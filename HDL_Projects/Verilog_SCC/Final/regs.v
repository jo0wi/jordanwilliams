==> flow/design.v <==
module regs(
    input clk,
    input rst,
    input write_to_reg_Flag,
    input [3:0] write_reg,
    input [3:0] read_reg_1,
    input [3:0] read_reg_2,
    input [31:0] write_data,
    input [1:0] mov_Flag,
    output [31:0] read_data_1,
    output [31:0] read_data_2,
    output reg [31:0] store_data,
    input romRegWriteFlag
    );
reg [31:0] regs[0:14];  
reg [31:0] read_data_1, read_data_2;
initial regs[14] = 0;  
wire [31:0] dbg_reg0,dbg_reg1,dbg_reg2,dbg_reg3,dbg_reg4,dbg_reg5,dbg_reg6,dbg_reg7,dbg_reg8,dbg_reg9,dbg_reg10,dbg_reg11,dbg_reg12,dbg_reg13,dbg_reg14;
assign dbg_reg0=regs[0];
assign dbg_reg1=regs[1];
assign dbg_reg2=regs[2];
assign dbg_reg3=regs[3];
assign dbg_reg4=regs[4];
assign dbg_reg5=regs[5];
assign dbg_reg6=regs[6];
assign dbg_reg7=regs[7];
assign dbg_reg8=regs[8];
assign dbg_reg9=regs[9];
assign dbg_reg10=regs[10];
assign dbg_reg11=regs[11];
assign dbg_reg12=regs[12];
assign dbg_reg13=regs[13];
assign dbg_reg14=regs[14];
wire [31:0] regData;
assign regData=regs[write_reg];
always @(*) begin
    read_data_1 = regs[read_reg_1];  
    read_data_2 = regs[read_reg_2];
    store_data = regs[write_reg];
end
always@(posedge clk) begin
    if (rst == 0) begin
        if(romRegWriteFlag==0) begin
            if (write_to_reg_Flag == 1 && write_reg != 14) begin  
                if (mov_Flag == 2) begin
                    regs[write_reg] = {write_data[31:16], regData[15:0]};  
                end
                else begin
                    regs[write_reg] = write_data;  
                end
            end
            else begin
                regs[write_data] = regs[write_data];  
            end
        end
    end
    else begin
        {regs[0], regs[1], regs[2], regs[3], regs[4], regs[5], regs[6], regs[7], regs[8], regs[9], regs[10], regs[11], regs[12], regs[13], regs[14]} = 0;  
    end
end
endmodule
[From RTL to reports: regs]
What the tools print for regs, step after step.
Lines are those of the file above, counted from 1.
Operators carry their Yosys type and port widths (W data, S select, Z words).
Library cell names are shortened.
The mark - stands for no value.
Set-up
  top module: regs
  clock input: clk
  library: sky130hd
  timing corner: tt_025C_1v80

[Word-level counts]
Counts by Yosys on the flattened word-level netlist (proc, flatten, opt, wreduce). Print and check cells are left out. Cells with the same type and inputs are merged into one.
Operators by class
  add/sub/neg operators: 0
  equal/unequal tests: 73
  shifts and indexed selects: 0
  bitwise gates (word level): 1
  divide/modulo/power cells: 0
  multiplexer cells: 80
  multipliers: 0
  reduce/logical cells: 35
  order comparisons: 0
Operators by type and width (number)
  $mux W32: 75
  $pmux W32 S15: 3
  $pmux W32 S14: 1
  $pmux W16 S14: 1
  $eq A4 B4 Y1 const B: 28
  $eq A4 B3 Y1 const B: 16
  $reduce_and A3 Y1: 15
  $eq A4 B2 Y1 const B: 8
  $ne A2 B1 Y1 const B: 15
  $reduce_bool A2 Y1: 15
  $eq A4 B1 Y1 const B: 4
  $logic_not A4 Y1: 4
  $ne A4 B4 Y1 const B: 1
  $eq A2 B2 Y1 const B: 1
  $logic_and A1 B1 Y1: 1
  $not A1 Y1: 1
Word-level totals
  register bits after elaboration: 480
  bits in latches: 0
  bits in writable memories: 0
  elaborated cells: 204
  memories: 0
  input bits: 50
  word width x clocked read ports: 0
  memory bits (read-only): 0

[Logic depth]
Yosys ltp: most cells in a row. Word level: on the elaborated netlist, between registers, memories and ports. Mapped: between sequential cells and ports; inverters and the memories' decode and read muxes count.
Depth
  word-level depth: 5
  ABC_AREA: 0
  depth in mapped cells: 13

[After synthesis]
The flow's flattened synthesis, as Yosys stat reports it; memories are mapped. The netlist is that of the ABC_AREA named above (0 if unset); the other value can give another one.
The area totals of this step are shown rounded.
Cell types
  dfxtp_1: number 480, area in all 9.61E+03 um^2
  a22oi_1: number 425, area in all 3190.56 um^2
  a211oi_1: number 308, area in all 2.31E+03 um^2
  nor2_1: number 446, area in all 1.67E+03 um^2
  a21oi_1: number 274, area in all 1.37E+03 um^2
  clkbuf_1: number 253, area in all 949.661 um^2
  nand2_1: number 243, area in all 912.125 um^2
  a222oi_1: number 82, area in all 820.787 um^2
  buf_2: number 128, area in all 640.614 um^2
  o22a_1: number 73, area in all 639.363 um^2
  nand3_1: number 117, area in all 585.562 um^2
  mux2i_1: number 57, area in all 570.547 um^2
  nand3b_1: number 74, area in all 555.533 um^2
  a22o_1: number 60, area in all 525.504 um^2
  nand4_1: number 75, area in all 469.2 um^2
  o21ai_0: number 87, area in all 435.418 um^2
  nor2b_1: number 62, area in all 387.872 um^2
  a221oi_1: number 44, area in all 385.37 um^2
Not listed: further types 80, cells in them 629.
Synthesis totals
  standard cells after synthesis: 3917
  mapped flip-flops: 480
  buffer cells: 451
  cell area after synthesis: 31000 um^2
  sequential area: 9600 um^2

[Worst setup path after synthesis]
Path of least setup slack by OpenSTA after synthesis, without wires, with an ideal clock, recovery checks aside; 20% of the period is set as input and as output delay. Where synthesis merged equal registers, the netlist keeps one of their names.
Path after synthesis
  path type: input port to output port
  start: input port write_reg[1]
  end: output port store_data[21]
  path delay: 1888 ps
  path buffers: 5
  arrival time: 3194 ps
  period: 6530 ps
  required time: 5224 ps
  launch time at the first pin: 1306 ps
  stages on the path: 11
  slack: 2030 ps
  synthesis period reached: 4500 ps
"path delay" = arrival - input delay + setup time.
At an output port there is no setup time.
"stages on the path": output pins that drive a net of the path, with the launching flip-flop's if there is one; two outputs of one cell count as two.
"synthesis period reached" = period - worst setup slack (recovery checks aside). The figure is calculated, with input and output delays left at 20% of the set period.
Between the ends stands the longest chain of elaborated cells between them, by number of cells; it is not shown to be the way that was timed. Of several equally long chains one is given.
Each line given opens the expression or statement behind the cell; cells for indexed reads and writes are added by Yosys, which also makes memories of some case tables.
On the way, after synthesis
  cells stage by stage: buf_6 > buf_6 > buf_6 > clkinv_1 > clkbuf_1 > and3_1 > clkbuf_1 > a22o_1 > a221oi_1 > o2111ai_1 > or2_2
  length of the longest elaborated chain: 2
  elaborated cells on any way between the ends: 16
  those cells by class: eq/ne: 14; mux: 1; reduce/logical: 1
RTL lines, path after synthesis
  start, declared: line 5  | input [3:0] write_reg,
  $eq A4 B4 Y1: line 39  | store_data = regs[write_reg];
  $pmux W32 S15: line 39
  end, declared: line 12  | output reg [31:0] store_data,

[Path in the finished layout]
Path of least setup slack in the final report of job 1 (OpenROAD, finished layout, wires in). Where an end is a register, its clock arrival counts in the times.
The report prints the path's times to 10 ps; the period is as set.
Path post-layout
  path type: input port to output port
  start: input port write_reg[0]
  end: output port store_data[21]
  path buffers: 4
  required time: 2100 ps
  slack: -320 ps
  stages on the path: 9
  period: 2630 ps
  arrival time: 2430 ps
  launch time at the first pin: 530 ps
Between the ends stands the longest chain of elaborated cells between them, by number of cells; it is not shown to be the way that was timed. Of several equally long chains one is given.
On the way, post-layout
  cells stage by stage: buf_16 > buf_12 > or4_4 > o21ai_4 > buf_12 > a222oi_1 > o2111ai_1 > or2_4 > buf_6
  length of the longest elaborated chain: 2
  elaborated cells on any way between the ends: 16
  those cells by class: eq/ne: 14; mux: 1; reduce/logical: 1
RTL lines, path post-layout
  start, declared: line 5  | input [3:0] write_reg,
  $eq A4 B4 Y1: line 39  | store_data = regs[write_reg];
  $pmux W32 S15: line 39
  end, declared: line 12  | output reg [31:0] store_data,

Subject: flow runs of regs

Hi,

Stored flow runs of regs (2 of them; Yosys, OpenROAD, sky130hd). They differ in their settings and are not a sequence. Constraints: input delay and output delay 20% of the set period each, output load 0.01 pF.
By "reached clock period" is meant the clock period of the run minus its worst setup slack. This is arithmetic on one report: input and output delays are still those of the set period (20% each).
"time used up by the worst setup path" = time allowed to the worst setup path (clock period - input delay - output delay, where it has them) - its slack; a late launch clock adds to it, a late capture clock takes from it.
"overall power" is the tool's figure for a default switching activity; nothing was simulated.
"time used up by the worst setup path" is given in steps of 10 ps.
Measured values are rounded.

==> job 1: settings <==
{ "period_ns": 2.63, "CORE_UTILIZATION": 26, "PLACE_DENSITY_LB_ADDON": 0.24, "CORE_MARGIN": 3, "CELL_PAD_IN_SITES_DETAIL_PLACEMENT": 1, "GPL_ROUTABILITY_DRIVEN": 1, "CTS_CLUSTER_DIAMETER": 72, "CAP_MARGIN": 5, "SLEW_MARGIN": 5, "MIN_ROUTING_LAYER": "met1" }
==> job 1: results <==
time used up by the worst setup path: 1900 ps
worst path kind: input port to output port
reached clock period: 2952 ps
worst hold slack in the final report: 130 ps
standard-cell area of the final layout: 50000 um^2
die area: 120000 um^2
smallest setup slack: -320 ps
summed negative setup slack: -12000 ps
overall power: 23 mW
chip area in the Yosys report: 31000 um^2
utilization after layout: 42%

==> job 2: settings <==
{ "period_ns": 4.53, "CORE_UTILIZATION": 18, "PLACE_DENSITY": 0.41, "CELL_PAD_IN_SITES_GLOBAL_PLACEMENT": 1, "GPL_ROUTABILITY_DRIVEN": 0, "CAP_MARGIN": 20, "CORE_MARGIN": 2, "SLEW_MARGIN": 20 }
==> job 2: results <==
time used up by the worst setup path: 2730 ps
worst path kind: input port to output port
reached clock period: 4545 ps
worst hold slack in the final report: 510 ps
standard-cell area of the final layout: 41000 um^2
die area: 180000 um^2
smallest setup slack: -15 ps
summed negative setup slack: -15 ps
overall power: 12 mW
chip area in the Yosys report: 31000 um^2
utilization after layout: 24%

Regards
